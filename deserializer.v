==> flow/design.v <==
module deser(
input wire sampled_bit,
input wire deser_en,
input wire clk,
input wire rst,
input wire [5:0] edge_cnt,
input wire [3:0] bit_cnt,
output reg [7:0] p_data,
output reg p_data_ready
);
reg [7:0] shift_reg;
always @ (posedge clk or negedge  rst)
begin
    if (!rst) begin    
      p_data <= 8'd0;
      p_data_ready <= 1'b0;
      shift_reg <= 8'd0;        
    end 
    else if (deser_en && edge_cnt == 6'd6) 
      shift_reg <= {shift_reg[6:0],sampled_bit};
    else  if (bit_cnt == 4'd8) 
begin 
        p_data <= shift_reg;
        p_data_ready <= 1'b1;
      end  
end    
endmodule  
== From RTL to reports: deser ==
The steps from the RTL of deser to its reports follow in flow order.
Line numbers count from 1 in the design file above.
Operators: Yosys type, input widths -> output width; for muxes data width and select width s.
The mark - stands for no value.
Design
  design top: deser
  clock: clk
  library: sky130hd
  library corner: tt_025C_1v80

== Word-level counts ==
Source: Yosys, flattened and elaborated, memories not mapped. Widths are those after wreduce. Registers that Yosys merges into a memory's read port (data or address) are not register bits. Print and check cells do not count. Equal cells are merged and count once.
Storage and ports
  elaborated cells: 8
  output and inout bits: 9
  register bits after elaboration: 17
Operators by class
  eq/ne operators: 2
  reductions and logical operators: 2
  bitwise gates (word level): 1
Operator list (number)
  $eq 6x3->1 const B: 1
  $eq 4x4->1 const B: 1
  $reduce_and 2->1: 1
  $logic_and 1x1->1: 1
  $not 1->1: 1

== Logic depth ==
Depth = most cells in a row (Yosys ltp): at word level without a register or memory, in the mapped netlist without a sequential cell, where the memories' decode and read muxes count.
Depth
  depth in word-level cells: 4
  ABC_AREA: 0
  depth in mapped cells: 4

== After synthesis ==
Yosys stat after the flow's synthesis: flattened, memories mapped to cells. It holds for the ABC_AREA given above (unset counts as 0); a run with the other value may have another netlist.
Totals and module areas in this step are rounded.
Cells by type
  sky130_fd_sc_hd__dfrtp_1: number 17, total area 425.408 um^2
  sky130_fd_sc_hd__mux2_4: number 8, total area 120.115 um^2
  sky130_fd_sc_hd__mux2_2: number 8, total area 90.086 um^2
  sky130_fd_sc_hd__buf_6: number 2, total area 22.522 um^2
  sky130_fd_sc_hd__o41a_2: number 1, total area 12.512 um^2
  sky130_fd_sc_hd__nand4bb_1: number 1, total area 11.261 um^2
  sky130_fd_sc_hd__nor4b_1: number 1, total area 8.758 um^2
  sky130_fd_sc_hd__or4_1: number 1, total area 7.507 um^2
  sky130_fd_sc_hd__or2_2: number 1, total area 6.256 um^2
  sky130_fd_sc_hd__inv_1: number 1, total area 3.754 um^2
Mapped netlist
  cell count: 41
  flip-flop cells: 17
  synthesis area: 708.2 um^2

== Worst setup path after synthesis ==
Path of least setup slack by OpenSTA after synthesis, without wires, with an ideal clock, recovery checks aside; 20% of the period is set as input and as output delay. Where synthesis merged equal registers, the netlist keeps one of their names.
Timing post-synthesis
  path type: input -> register
  start point: in edge_cnt[3]
  end point: reg shift_reg[0]
  library setup time: 0.125 ns
  clock period: 2.49 ns
  delay of the path: 1.159 ns
  input delay: 0.498 ns
  setup slack: 0.833 ns
  buffers on the path: 1
  data required time: 2.365 ns
  launch time at the first pin: 0.498 ns
  arrival: 1.532 ns
  stages on the path: 4
  period reached after synthesis: 1.657 ns
"delay of the path" is the arrival time less input delay plus setup time.
"stages on the path": output pins that drive a net of the path, with the launching flip-flop's if there is one; two outputs of one cell count as two.
"period reached after synthesis" is the clock period less the worst setup slack; recovery checks do not enter. This is arithmetic on one report: input and output delays are still those of the set period (20% each).
Between the ends stands the longest chain of elaborated cells between them, by number of cells; it is not shown to be the way that was timed. Of several equally long chains one is given.
Each line given opens the expression or statement behind the cell; cells for indexed reads and writes are added by Yosys, which also makes memories of some case tables.
Between the ends, post-synthesis
  path through: sky130_fd_sc_hd__nand4bb_1 > sky130_fd_sc_hd__or4_1 > sky130_fd_sc_hd__buf_6 > sky130_fd_sc_hd__mux2_4
  cells in the longest elaborated chain: 2
  elaborated cells between the ends (all ways): 2
  classes of those cells: 1 x eq/ne; 1 x reduce/logical
RTL lines, path post-synthesis
  from (decl): line 6  | input wire [5:0] edge_cnt,
  $eq 6x3->1: line 19  | else if (deser_en && edge_cnt == 6'd6)
  $logic_and 1x1->1: line 19
  to (assign): line 17  | shift_reg <= 8'd0;
  to (assign): line 20  | shift_reg <= {shift_reg[6:0],sampled_bit};
  to (decl): line 11  | reg [7:0] shift_reg;

== Timing after layout ==
From the final timing report of run B: the path of least setup slack in the routed layout; clock arrival at registers is part of the times.
Timing after layout
  path type: input -> register
  start point: in bit_cnt[2]
  end point: reg p_data[1]
  library setup time: 0.11 ns
  input delay: 0.28 ns
  setup slack: 0.03 ns
  data required time: 1.57 ns
  launch time at the first pin: 0.28 ns
  arrival: 1.54 ns
  buffers on the path: 2
  stages on the path: 5
  clock period: 1.38 ns
Between the ends stands the longest chain of elaborated cells between them, by number of cells; it is not shown to be the way that was timed. Of several equally long chains one is given.
Between the ends, after layout
  path through: sky130_fd_sc_hd__dlygate4sd2_1 > sky130_fd_sc_hd__nor4b_4 > sky130_fd_sc_hd__buf_4 > sky130_fd_sc_hd__o41a_4 > sky130_fd_sc_hd__mux2_2
  cells in the longest elaborated chain: 2
  elaborated cells between the ends (all ways): 2
  classes of those cells: 1 x eq/ne; 1 x reduce/logical
RTL lines, path after layout
  from (decl): line 7  | input wire [3:0] bit_cnt,
  $eq 4x4->1: line 21  | else  if (bit_cnt == 4'd8)
  $reduce_and 2->1
  to (assign): line 15  | p_data <= 8'd0;
  to (assign): line 23  | p_data <= shift_reg;
  to (decl): line 8  | output reg [7:0] p_data,

FLOW RESULTS
============

Flow measurements of deser on sky130hd: 2 stored runs with different settings, listed in no order. Input and output delays are each 20% of the period that was set; the output load is 0.01 pF.
By "achieved period" is meant the clock period of the run minus its worst setup slack. This is arithmetic on one report: input and output delays are still those of the set period (20% each).
"total power of the final layout" rests on the timing tool's default activity at the inputs, not on a simulated workload.
The measured numbers are rounded.

==> run A: settings <==
{ "period_ns": 2.94, "CORE_UTILIZATION": 64, "SETUP_SLACK_MARGIN": 0.15, "PLACE_DENSITY_LB_ADDON": 0.11, "HOLD_SLACK_MARGIN": 0.19, "CELL_PAD_IN_SITES_DETAIL_PLACEMENT": 1, "CTS_CLUSTER_SIZE": 93, "CTS_CLUSTER_DIAMETER": 161, "CAP_MARGIN": 35, "MIN_ROUTING_LAYER": "met2", "CORE_MARGIN": 2, "SLEW_MARGIN": 20 }
==> run A: results <==
not finished: placement ended with error FLW-0024

==> run B: settings <==
{ "period_ns": 1.38, "CORE_UTILIZATION": 35, "PLACE_DENSITY_LB_ADDON": 0.09, "CELL_PAD_IN_SITES_GLOBAL_PLACEMENT": 0, "CELL_PAD_IN_SITES_DETAIL_PLACEMENT": 2, "CTS_CLUSTER_DIAMETER": 277, "CAP_MARGIN": 0, "SLEW_MARGIN": 20, "CORE_MARGIN": 2 }
==> run B: results <==
chip area after synthesis (Yosys): 708.2 um^2
total die area: 2399 um^2
standard-cell area of the final layout: 1027 um^2
lowest setup slack: 0.026 ns
post-route setup TNS: 0.000 ns
total power of the final layout: 889.9 µW
achieved period: 1.354 ns
